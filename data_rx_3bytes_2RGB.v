==> flow/design.v <==
module data_rx_3bytes_2RGB(
	input wire in_clk, in_nrst,
	input wire [7:0] in_data,
	input wire [7:0] pwm_value,
	output wire led_clk,
	output wire pwm_cntr_strobe,
	output wire alrst_strobe,
	output reg [2:0] rgb1, rgb2
);
	reg [2:0] phase_cntr;
	wire [5:0] phase_reg;
	assign phase_reg[0] = (phase_cntr == 3'h0);
	assign phase_reg[1] = (phase_cntr == 3'h1);
	assign phase_reg[2] = (phase_cntr == 3'h2);
	assign phase_reg[3] = (phase_cntr == 3'h3);
	assign phase_reg[4] = (phase_cntr == 3'h4);
	assign phase_reg[5] = (phase_cntr == 3'h5);
	assign led_clk = phase_reg[5];
	assign pwm_cntr_strobe = phase_reg[0];
	assign alrst_strobe = phase_reg[4];
	always @(posedge in_clk or negedge in_nrst)
		if (~in_nrst)
			phase_cntr <= 3'h0;
		else
			if (phase_cntr == 3'h5)
				phase_cntr <= 3'h0;
			else
				phase_cntr <= phase_cntr + 1;
	reg [7:0] in_data_buffer;
	always @(posedge in_clk or negedge in_nrst)
		if (~in_nrst)
			in_data_buffer <= 8'h00;
		else
			in_data_buffer <= in_data;
	reg comparator_out;
	reg tmp_high, tmp_low, tmp_eq;
	wire high_comp;
	assign high_comp = (in_data_buffer [7:4] > pwm_value [7:4]);
	wire high_eq;
	assign high_eq = (in_data_buffer [7:4] == pwm_value [7:4]);
	wire low_comp;
	assign low_comp = (in_data_buffer [3:0] > pwm_value [3:0]);
	always @(posedge in_clk or negedge in_nrst)
		if (~in_nrst)
		begin
			tmp_high <= 1'b0;
			tmp_low <= 1'b0;
			tmp_eq <= 1'b0;
			comparator_out <= 1'b0;
		end
		else
		begin
			tmp_high <= high_comp;
			tmp_low <= low_comp;
			tmp_eq <= high_eq;
			comparator_out <= (tmp_high | (tmp_eq & tmp_low));
		end
	reg [2:0] tmp_rgb;
	always @(posedge in_clk or negedge in_nrst)
		if (~in_nrst)
			tmp_rgb <= 3'b0;
		else
			tmp_rgb <= {tmp_rgb[1:0],comparator_out};
	always @(posedge in_clk or negedge in_nrst)
		if (~in_nrst)
		begin
			rgb1 <= 3'b0;
			rgb2 <= 3'b0;
		end
		else
		begin
			if (phase_reg[0])
				rgb1 <= tmp_rgb;
			if (phase_reg[3])
				rgb2 <= tmp_rgb;
		end
endmodule
-- Tool chain data of data_rx_3bytes_2RGB
The steps from the RTL of data_rx_3bytes_2RGB to its reports follow in flow order.
Lines are those of the file above, counted from 1.
Operators: Yosys type, input widths -> output width; for muxes data width and select width s.
Cell names lack the library's common part.
Not given: -
- top: data_rx_3bytes_2RGB
- clock input: in_clk
- library: sky130hd
- corner: tt_025C_1v80

-- After elaboration
Counts by Yosys on the flattened word-level netlist (proc, flatten, opt, wreduce; memories kept). Register bits leave out memories and registers merged into their read ports (data or address); mux counts leave out enables and synchronous resets folded into registers. Print and check cells are left out. Cells with the same type and inputs are merged into one.
- noted word-level cells: 20
- noted output and inout port bits: 9
- input port bits at 18
- bits in registers: 24
- reductions and logical operators at 1
- magnitude comparators: 2
- noted muxes and demuxes: 1
- noted equal/unequal tests: 4
- bitwise gates (word level): 2
- add/subtract/negate cells: 1
- operators with widths (operator ; number):
    $gt 4x4->1 ; 2
    $eq 3x3->1 const B ; 2
    $eq 4x4->1 ; 1
    $add 3x1->3 const B ; 1
    $eq 3x2->1 const B ; 1
    $logic_not 3->1 ; 1
    $mux 3 ; 1
    $and 1x1->1 ; 1
    $or 1x1->1 ; 1

-- Logic depth
Depth = most cells in a row (Yosys ltp): at word level without a register or memory, in the mapped netlist without a sequential cell, where the memories' decode and read muxes count.
- depth in word-level cells at 2
- ABC_AREA: 0
- gate-level depth with buffers at 5

-- Synthesis result
Source: synth_stat.txt of the flow (Yosys; design flattened, memories mapped). It holds for the ABC_AREA given above (unset counts as 0); a run with the other value may have another netlist.
Totals and module areas in this step are rounded.
- noted flip-flops: 24
- cell area after synthesis: 942 µm²
- noted standard cells after synthesis: 67
- cells by type (type ; number ; total area (µm²)):
    dfrtp_1 ; 24 ; 600.576
    ha_1 ; 9 ; 112.608
    mux2_2 ; 6 ; 67.565
    inv_1 ; 10 ; 37.536
    a21oi_1 ; 4 ; 20.019
    and4_1 ; 2 ; 17.517
    nor3_4 ; 1 ; 16.266
    nor3_1 ; 3 ; 15.014
    o211ai_1 ; 2 ; 15.014
    nor2b_1 ; 2 ; 12.512
    a21o_2 ; 1 ; 8.758
    a21o_1 ; 1 ; 7.507
    and2_2 ; 1 ; 7.507
    nor2_1 ; 1 ; 3.754

-- Timing after synthesis
Path of least setup slack by OpenSTA after synthesis, without wires, with an ideal clock, recovery checks aside; 20% of the period is set as input and as output delay. Where synthesis merged equal registers, the netlist keeps one of their names.
- kind: reg-to-output
- from: reg phase_cntr[0]
- to: out led_clk
- path delay: 836 ps
- noted period: 2050 ps
- arrival at 836 ps
- path buffers: 0
- required time at 1640 ps
- path slack at 804 ps
- driving pins on the path: 3
- period reached after synthesis: 1246 ps
"path delay" = arrival - input delay + setup time.
A path that ends at an output port has no setup time.
"driving pins on the path" counts driving pins, that of a launching flip-flop among them; a cell with two outputs on the path counts twice.
"period reached after synthesis" is the clock period less the worst setup slack; recovery checks do not enter. This is arithmetic on one report: input and output delays are still those of the set period (20% each).
The rows between start and end are the longest chain of elaborated cells between them; the timing report does not say that the signal goes this way. Where chains are equally long, one stands for them.
Each line given opens the expression or statement behind the cell; cells for indexed reads and writes are added by Yosys, which also makes memories of some case tables.
A register here has more assigning lines than the two given.
- cell sequence: dfrtp_1 > inv_1 > nor3_1
- length of the longest elaborated chain: 1
- RTL lines, path after synthesis (element ; RTL line ; RTL):
    start, declared ; 10 ; reg [2:0] phase_cntr;
    start, assigned ; 23 ; phase_cntr <= 3'h0;
    start, assigned ; 28 ; phase_cntr <= phase_cntr + 1;
    $eq 3x3->1 ; 17 ; assign phase_reg[5] = (phase_cntr == 3'h5);
    end, declared ; 5 ; output wire led_clk,

-- Worst path after layout
Path of least setup slack in the final report of entry A (OpenROAD, finished layout, wires in). Where an end is a register, its clock arrival counts in the times.
The path's times are printed in steps of 10 ps; the period is the one set.
- kind: reg-to-output
- from: reg rgb2[1]
- to: out rgb2[1]
- path slack at 80 ps
- arrival at 1210 ps
- driving pins on the path: 2
- required time at 1300 ps
- noted period: 1620 ps
- path buffers: 1
- cell sequence: dfrtp_1 > clkdlybuf4s50_1
- length of the longest elaborated chain: 0
- RTL lines, path after layout (element ; RTL line ; RTL):
    start, declared ; 8 ; output reg [2:0] rgb1, rgb2
    start, assigned ; 68 ; rgb2 <= 3'b0;
    start, assigned ; 75 ; rgb2 <= tmp_rgb;
    end, declared ; 8 ;

--- measured runs ---
data_rx_3bytes_2RGB through Yosys and OpenROAD on sky130hd: 2 stored runs, unordered, with their settings and measured results. The constraints put input and output delay at 20% of the set period each and load the outputs with 0.01 pF.
"clock period achieved" means the clock period less the worst setup slack. The figure is calculated, with input and output delays left at 20% of the set period.
"allowed time less slack (worst setup path)" = time allowed to the worst setup path (clock period - input delay - output delay, where it has them) - its slack; a late launch clock adds to it, a late capture clock takes from it.
"power consumption" rests on the timing tool's default activity at the inputs, not on a simulated workload.
"allowed time less slack (worst setup path)" is known to 10 ps.
Values from the reports are rounded here.

Entry A

==> flow/run.sh <==
#!/bin/bash
# the make line also repeats the synthesis and layout settings of config.mk as NAME=value (left out here)
make -C /OpenROAD-flow-scripts/flow DESIGN_CONFIG=/design/flow/config.mk WORK_HOME=/design/flow/orfs CLKGATE_MAP_FILE= finish
==> flow/config.mk <==
export PLATFORM = sky130hd
export DESIGN_NAME = data_rx_3bytes_2RGB
export DESIGN_NICKNAME = data_rx_3bytes_2RGB
export VERILOG_FILES = /design/flow/design.v
export SDC_FILE = /design/flow/constraint.sdc
export NUM_CORES = 4
export LEC_CHECK = 0
export CAP_MARGIN = 20
export CORE_MARGIN = 2
export CORE_UTILIZATION = 40
export SLEW_MARGIN = 20
==> flow/constraint.sdc <==
create_clock -name core_clock -period 1.62 [get_ports {in_clk}]
set_input_delay 0.3240 -clock core_clock [delete_from_list [all_inputs] [get_ports {in_clk}]]
set_output_delay 0.3240 -clock core_clock [all_outputs]
set_load 0.01 [all_outputs]

Measured in entry A:
- power consumption: 0.00115 W
- area inside the die boundary: 2760 µm²
- clock period achieved: 1536 ps
- area of the standard cells in the finished layout at 1320 µm²
- noted the netlist area reported by Yosys: 942 µm²
- noted the setup TNS: 0 ps
- utilization in the final report: 59.6%
- allowed time less slack (worst setup path) at 1210 ps
- worst setup path kind: reg-to-output
- worst setup slack after layout at 84 ps

Entry B

==> flow/run.sh <==
#!/bin/bash
# the make line also repeats the synthesis and layout settings of config.mk as NAME=value (left out here)
make -C /OpenROAD-flow-scripts/flow DESIGN_CONFIG=/design/flow/config.mk WORK_HOME=/design/flow/orfs CLKGATE_MAP_FILE= finish
==> flow/config.mk <==
export PLATFORM = sky130hd
export DESIGN_NAME = data_rx_3bytes_2RGB
export DESIGN_NICKNAME = data_rx_3bytes_2RGB
export VERILOG_FILES = /design/flow/design.v
export SDC_FILE = /design/flow/constraint.sdc
export NUM_CORES = 4
export LEC_CHECK = 0
export ABC_AREA = 1
export CAP_MARGIN = 40
export CORE_ASPECT_RATIO = 0.74
export CORE_MARGIN = 2
export CORE_UTILIZATION = 36
export CTS_CLUSTER_DIAMETER = 283
export CTS_CLUSTER_SIZE = 38
export GPL_TIMING_DRIVEN = 0
export HOLD_SLACK_MARGIN = 0.09
export MIN_ROUTING_LAYER = met1
export PLACE_DENSITY_LB_ADDON = 0.1
export SLEW_MARGIN = 0
export TNS_END_PERCENT = 80
==> flow/constraint.sdc <==
create_clock -name core_clock -period 1.93 [get_ports {in_clk}]
set_input_delay 0.3860 -clock core_clock [delete_from_list [all_inputs] [get_ports {in_clk}]]
set_output_delay 0.3860 -clock core_clock [all_outputs]
set_load 0.01 [all_outputs]

Measured in entry B:
- noted the netlist area reported by Yosys: 966 µm²
- utilization in the final report: 53.1%
- clock period achieved: 1739 ps
- allowed time less slack (worst setup path) at 1350 ps
- worst setup path kind: reg-to-output
- area of the standard cells in the finished layout at 1380 µm²
- power consumption: 0.00108 W
- noted the setup TNS: 0 ps
- area inside the die boundary: 3120 µm²
- worst setup slack after layout at 191 ps
--- end ---
