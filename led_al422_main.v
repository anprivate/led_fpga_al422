==> flow/design.v <==
module data_rx_3bytes_1RGB(
	input wire in_clk, in_nrst,
	input wire [7:0] in_data,
	input wire [7:0] pwm_value,
	output wire led_clk,
	output wire pwm_cntr_strobe,
	output wire alrst_strobe,
	output reg [2:0] rgb1, rgb2
);
	reg [1:0] phase_cntr;
	wire [2:0] phase_reg;
	assign phase_reg[0] = (phase_cntr == 2'b00);
	assign phase_reg[1] = (phase_cntr == 2'b01);
	assign phase_reg[2] = (phase_cntr == 2'b10);
	assign led_clk = phase_reg[2];
	assign pwm_cntr_strobe = phase_reg[0];
	assign alrst_strobe = phase_reg[1];
	always @(posedge in_clk or negedge in_nrst)
		if (~in_nrst)
			phase_cntr <= 2'b00;
		else
			if (phase_cntr == 2'b10)
				phase_cntr <= 2'b00;
			else
				phase_cntr <= phase_cntr + 1;
	reg [7:0] in_data_buffer;
	always @(posedge in_clk or negedge in_nrst)
		if (~in_nrst)
			in_data_buffer <= 8'h00;
		else
			in_data_buffer <= in_data;
	reg comparator_out;
	reg tmp_high, tmp_low, tmp_eq;
	wire high_comp;
	assign high_comp = (in_data_buffer [7:4] > pwm_value [7:4]);
	wire high_eq;
	assign high_eq = (in_data_buffer [7:4] == pwm_value [7:4]);
	wire low_comp;
	assign low_comp = (in_data_buffer [3:0] > pwm_value [3:0]);
	always @(posedge in_clk or negedge in_nrst)
		if (~in_nrst)
		begin
			tmp_high <= 1'b0;
			tmp_low <= 1'b0;
			tmp_eq <= 1'b0;
			comparator_out <= 1'b0;
		end
		else
		begin
			tmp_high <= high_comp;
			tmp_low <= low_comp;
			tmp_eq <= high_eq;
			comparator_out <= (tmp_high | (tmp_eq & tmp_low));
		end
	reg [2:0] tmp_rgb;
	always @(posedge in_clk or negedge in_nrst)
		if (~in_nrst)
			tmp_rgb <= 3'b0;
		else
			tmp_rgb <= {tmp_rgb[1:0],comparator_out};
	always @(posedge in_clk or negedge in_nrst)
		if (~in_nrst)
		begin
			rgb1 <= 3'b0;
			rgb2 <= 3'b0;
		end
		else
		begin
			if (phase_reg[0])
				rgb1 <= tmp_rgb;
			rgb2 <= 3'b0;
		end
endmodule
module led_al422_main(
	input wire in_clk, in_nrst,
	input wire [7:0] in_data,
	output reg al422_nrst,
	output wire led_clk_out, led_oe_out, led_lat_out,
	output reg [4:0] led_row,
	output wire [2:0] rgb1, rgb2
);
	reg led_oe;
	wire led_lat;
	wire led_clk;
	assign led_lat_out = led_lat;
	assign led_oe_out = ~led_oe;
	assign led_clk_out = led_clk;
	wire [2:0] rgb1_tmp;
	wire [2:0] rgb2_tmp;
	assign rgb1 = rgb1_tmp;
	assign rgb2 = rgb2_tmp;
	wire pwm_cntr_strobe, alrst_strobe;
	reg [8-1:0] pwm_cntr;
	wire [8-1:0] pwm_for_decoder;
	assign pwm_for_decoder = {pwm_cntr[0], pwm_cntr[1], pwm_cntr[2], pwm_cntr[3], pwm_cntr[4], pwm_cntr[5], pwm_cntr[6], pwm_cntr[7]}; 
		parameter PIXEL_COUNTER_PRELOAD = 2;
		parameter PWM_PIXEL_COUNTER_CORRECTION = 0;
		data_rx_3bytes_1RGB data_decoder(in_clk, in_nrst, in_data, pwm_for_decoder,
			led_clk, pwm_cntr_strobe, alrst_strobe, 
			rgb1_tmp, rgb2_tmp);
	parameter PIXEL_COUNTER_INIT = 64 - PIXEL_COUNTER_PRELOAD;
	parameter PIXEL_COUNTER_WIDTH = $clog2(64);
	reg [PIXEL_COUNTER_WIDTH - 1:0] pixel_counter;
	wire last_pixel_in_row;
	assign last_pixel_in_row = (pixel_counter == 64 - 1);
	always @(posedge in_clk or negedge in_nrst)
		if (~in_nrst)
			pixel_counter <= (PIXEL_COUNTER_INIT);
		else
			if (led_clk)
				if (pixel_counter == 64 - 1)
					pixel_counter <= 0;
				else
					pixel_counter <= pixel_counter + 1;
	assign led_lat = (last_pixel_in_row & led_clk);
	parameter oe_on_pixel = 2;
	parameter oe_off_pixel = 64 - 2;
	always @(posedge in_clk or negedge in_nrst)
		if (~in_nrst)
			led_oe <= 1'b0;
		else
			if (pixel_counter == oe_on_pixel)
				led_oe <= 1'b1;
			else
				if (pixel_counter == oe_off_pixel)
					led_oe <= 1'b0;
	parameter last_led_row_value = 5'b00111;
	wire last_led_row;
	assign last_led_row = (led_row == last_led_row_value);
	parameter LED_ROW_INITIAL = last_led_row_value - 5'h01;
	always @(posedge in_clk or negedge in_nrst)
		if (~in_nrst)
			led_row <= LED_ROW_INITIAL;
		else
			if (led_lat)
				if (last_led_row)
					led_row <= 5'h00;
				else
					led_row <= led_row + 5'h01;
	wire row_for_alrst;
	assign row_for_alrst = (led_row == last_led_row_value - 5'b00001);
	wire pix_cntr_for_alrst;
	assign pix_cntr_for_alrst = (pixel_counter == (PIXEL_COUNTER_INIT - 1));
	wire tmp_al422_nrst_strobe;
	assign tmp_al422_nrst_strobe = alrst_strobe & pix_cntr_for_alrst & row_for_alrst;
	always @(posedge in_clk or negedge in_nrst)
		if (~in_nrst)
			al422_nrst <= 1'b1;
		else
			al422_nrst <= ~tmp_al422_nrst_strobe;
	parameter MAX_PWM_COUNTER = (1 << 8) - 2;
	wire row_for_pwm;
	assign row_for_pwm = (led_row == (last_led_row_value - 1)); 
	wire  pix_cntr_for_pwm;
	assign pix_cntr_for_pwm = (pixel_counter == (PIXEL_COUNTER_INIT + PWM_PIXEL_COUNTER_CORRECTION));
	wire tmp_pwm_strobe;
	assign tmp_pwm_strobe = pwm_cntr_strobe & pix_cntr_for_pwm & row_for_pwm; 
	always @(posedge in_clk or negedge in_nrst)
		if (~in_nrst)
			pwm_cntr <= MAX_PWM_COUNTER;
		else
			if (tmp_pwm_strobe)
				if (pwm_cntr == MAX_PWM_COUNTER)
					pwm_cntr <= 0;
				else
					pwm_cntr <= pwm_cntr + 1;
endmodule
Reports on led_al422_main
What the tools print for led_al422_main, step after step.
Line numbers count from 1 in the design file above.
Cell names lack the library's common part.
A cell with - has no value.
Set-up
  design top: led_al422_main
  clock: in_clk
  cell library: sky130hd
  corner: tt_025C_1v80

Word-level counts
Counts by Yosys on the flattened word-level netlist (proc, flatten, opt, wreduce; memories kept). Register bits leave out memories and registers merged into their read ports (data or address). Print and check cells are left out. Cells with the same type and inputs are merged into one.
Cells by class
  multiply operators: 0
  $lt $le $gt $ge: 2
  mux-type cells: 6
  add/sub/neg operators: 4
  divide/modulo/power cells: 0
  shift operators: 0
  equality and inequality tests: 10
  reductions and logical operators: 2
  bitwise operators: 9
Operators with widths (number)
  6-bit equality test with constant B: 3
  5-bit by 3-bit equality test with 1-bit output with constant B: 2
  4-bit greater-than comparator: 2
  8-bit by 1-bit adder with 8-bit output with constant B: 1
  8-bit equality test with constant B: 1
  8-bit 2-to-1 mux: 1
  1-bit AND: 6
  6-bit by 1-bit adder with 6-bit output with constant B: 1
  6-bit by 2-bit equality test with 1-bit output with constant B: 1
  6-bit 2-to-1 mux: 1
  5-bit by 1-bit adder with 5-bit output with constant B: 1
  5-bit 2-to-1 mux: 1
  4-bit equality test: 1
  1-bit inverter: 2
  2-bit by 1-bit adder with 2-bit output with constant B: 1
  2-bit by 1-bit equality test with 1-bit output with constant B: 1
  2-bit equality test with constant B: 1
  2-bit logical NOT: 1
  2-bit nonzero test: 1
  2-bit 2-to-1 mux: 1
  1-bit 2-to-1 mux: 2
  1-bit OR: 1
Storage and ports
  bits in latches: 0
  bits in registers: 41
  output and inout port bits: 15
  word width x clocked read ports: 0
  memory cells: 0
  memory bits (read-only): 0
  memory bits (writable): 0

Logic depth
Yosys ltp: most cells in a row. Word level: on the elaborated netlist, between registers, memories and ports. Mapped: between sequential cells and ports; inverters and the memories' decode and read muxes count.
Logic depth
  depth in word-level cells: 4
  ABC_AREA: 0
  gate-level depth with buffers: 7
  gate-level depth less buffers: 6

After synthesis
Yosys stat after the flow's synthesis: flattened, memories mapped to cells. It holds for the ABC_AREA given above (unset counts as 0); a run with the other value may have another netlist.
Totals and module areas in this step are rounded.
Cell types (number)
  dfrtp_1: 26
  dfstp_2: 15
  ha_1: 15
  o21ai_1: 14
  inv_1: 16
  and3_1: 6
  a21oi_1: 7
  xnor2_1: 4
  mux2_1: 3
  nand2_1: 9
  a21o_1: 4
  nand4_1: 4
  nand4_2: 2
  buf_4: 3
  nor2_1: 6
  o21a_1: 3
  mux2i_1: 2
  nand3_1: 4
Other cell types: 21; their cells: 29.
Synthesis totals
  cell count: 172
  area of sequential cells: 1040 um^2
  synthesis area: 1930 um^2
  buffers: 8
  mapped flip-flops: 41
The figures by module come from a second, unflattened synthesis with its own total; it is not the netlist above.
Second synthesis, totals
  cell total of the unflattened synthesis: 172
  area (unflattened synthesis): 2000 um^2
Rows give one instance, submodules left out.
Modules
  led_al422_main: area 1190 um^2, cells 115, instances 1
  data_rx_3bytes_1RGB: area 803 um^2, cells 57, instances 1

Worst setup path after synthesis
OpenSTA on the mapped netlist: ideal clock, no wires. The path of least setup slack (recovery checks aside). Input and output delay are each 20% of the period. Register names are those of the netlist, which keeps one name where synthesis merged equal registers.
Timing path after synthesis
  kind: register to output
  from: reg pixel_counter[3]
  to: out led_lat_out
  path buffers: 1
  stages on the path: 4
  path slack: 1.345 ns
  time at the first pin: 0.000 ns
  period: 3.03 ns
  data required time: 2.424 ns
  arrival time: 1.079 ns
  path delay: 1.079 ns
  synthesis period reached: 1.685 ns
"path delay" = arrival - input delay + setup time.
At an output port there is no setup time.
"stages on the path" counts driving pins, that of a launching flip-flop among them; a cell with two outputs on the path counts twice.
"synthesis period reached" is the clock period less the worst setup slack; recovery checks do not enter. This is arithmetic on one report: input and output delays are still those of the set period (20% each).
Between the ends stands the longest chain of elaborated cells between them, by number of cells; it is not shown to be the way that was timed. Of several equally long chains one is given.
Each line given opens the expression or statement behind the cell; cells for indexed reads and writes are added by Yosys, which also makes memories of some case tables.
At most two assigning lines are given for a register; there are more.
Between the ends, after synthesis
  path through: dfstp_2 and4_4 and3_1 buf_6
  cells in the longest elaborated chain: 2
  elaborated cells on any way between the ends: 2
RTL lines, path after synthesis
  start: declaration: line 103  | reg [PIXEL_COUNTER_WIDTH - 1:0] pixel_counter;
  start: assignment: line 108  | pixel_counter <= (PIXEL_COUNTER_INIT);
  start: assignment: line 114  | pixel_counter <= pixel_counter + 1;
  6-bit equality test: line 105  | assign last_pixel_in_row = (pixel_counter == 64 - 1);
  1-bit AND: line 115  | assign led_lat = (last_pixel_in_row & led_clk);
  end: declaration: line 78  | output wire led_clk_out, led_oe_out, led_lat_out,

Worst path after layout
From the final timing report of entry A: the path of least setup slack in the routed layout; clock arrival at registers is part of the times.
Timing path after layout
  kind: register to output
  from: reg pixel_counter[5]
  to: out led_lat_out
  path buffers: 1
  data required time: 1.30 ns
  arrival time: 1.35 ns
  path slack: -0.04 ns
  period: 1.63 ns
  time at the first pin: 0.29 ns
  stages on the path: 4
Between the ends stands the longest chain of elaborated cells between them, by number of cells; it is not shown to be the way that was timed. Of several equally long chains one is given.
At most two assigning lines are given for a register; there are more.
Between the ends, after layout
  path through: dfstp_2 and4_4 and3_4 buf_6
  cells in the longest elaborated chain: 2
  elaborated cells on any way between the ends: 2
RTL lines, path after layout
  start: declaration: line 103  | reg [PIXEL_COUNTER_WIDTH - 1:0] pixel_counter;
  start: assignment: line 108  | pixel_counter <= (PIXEL_COUNTER_INIT);
  start: assignment: line 114  | pixel_counter <= pixel_counter + 1;
  6-bit equality test: line 105  | assign last_pixel_in_row = (pixel_counter == 64 - 1);
  1-bit AND: line 115  | assign led_lat = (last_pixel_in_row & led_clk);
  end: declaration: line 78  | output wire led_clk_out, led_oe_out, led_lat_out,

Data sheet: physical implementation of led_al422_main

Below are 2 stored runs of the flow (Yosys, OpenROAD; platform sky130hd) on led_al422_main, each with its settings and what was measured, unordered. Constraints: input delay and output delay 20% of the set period each, output load 0.01 pF.
"period achieved": clock period set for the run, less the worst setup slack. It is reckoned from that one timing run; input and output delays stay at 20% of the period that was set.
By "time used up by the worst setup path" is meant the share of the clock period that the worst setup path is allowed (20% is reserved at inputs, 20% at outputs), minus its slack. Clock arrival times at its registers enter into it.
"power consumption": no workload was simulated; the value follows from the tool's default switching activity.
Values from the reports are rounded here.

==> entry A: settings <==
{ "period_ns": 1.63, "SETUP_SLACK_MARGIN": 0.08, "CAP_MARGIN": 20, "CORE_MARGIN": 2, "CORE_UTILIZATION": 40, "SLEW_MARGIN": 20 }
==> entry A: results <==
sum of negative setup slack: -0.042 ns
period achieved: 1.672 ns
area of the standard cells in the finished layout: 2560 um^2
die outline area: 5380 um^2
worst setup slack after layout: -0.042 ns
time used up by the worst setup path: 1.35 ns
worst path kind: register to output
power consumption: 1820 uW
post-layout utilization: 0.547
mapped cell area after synthesis: 1930 um^2

==> entry B: settings <==
{ "period_ns": 2.64, "CORE_UTILIZATION": 44, "PLACE_DENSITY_LB_ADDON": 0.15, "CELL_PAD_IN_SITES_DETAIL_PLACEMENT": 2, "ABC_AREA": 0, "GPL_TIMING_DRIVEN": 0, "MIN_ROUTING_LAYER": "met1", "MAX_ROUTING_LAYER": "met5", "CAP_MARGIN": 20, "CORE_MARGIN": 2, "SLEW_MARGIN": 20 }
==> entry B: results <==
sum of negative setup slack: 0.000 ns
period achieved: 2.203 ns
area of the standard cells in the finished layout: 2340 um^2
die outline area: 4920 um^2
worst setup slack after layout: 0.437 ns
time used up by the worst setup path: 1.67 ns
worst path kind: register to output
power consumption: 1150 uW
post-layout utilization: 0.545
mapped cell area after synthesis: 1930 um^2
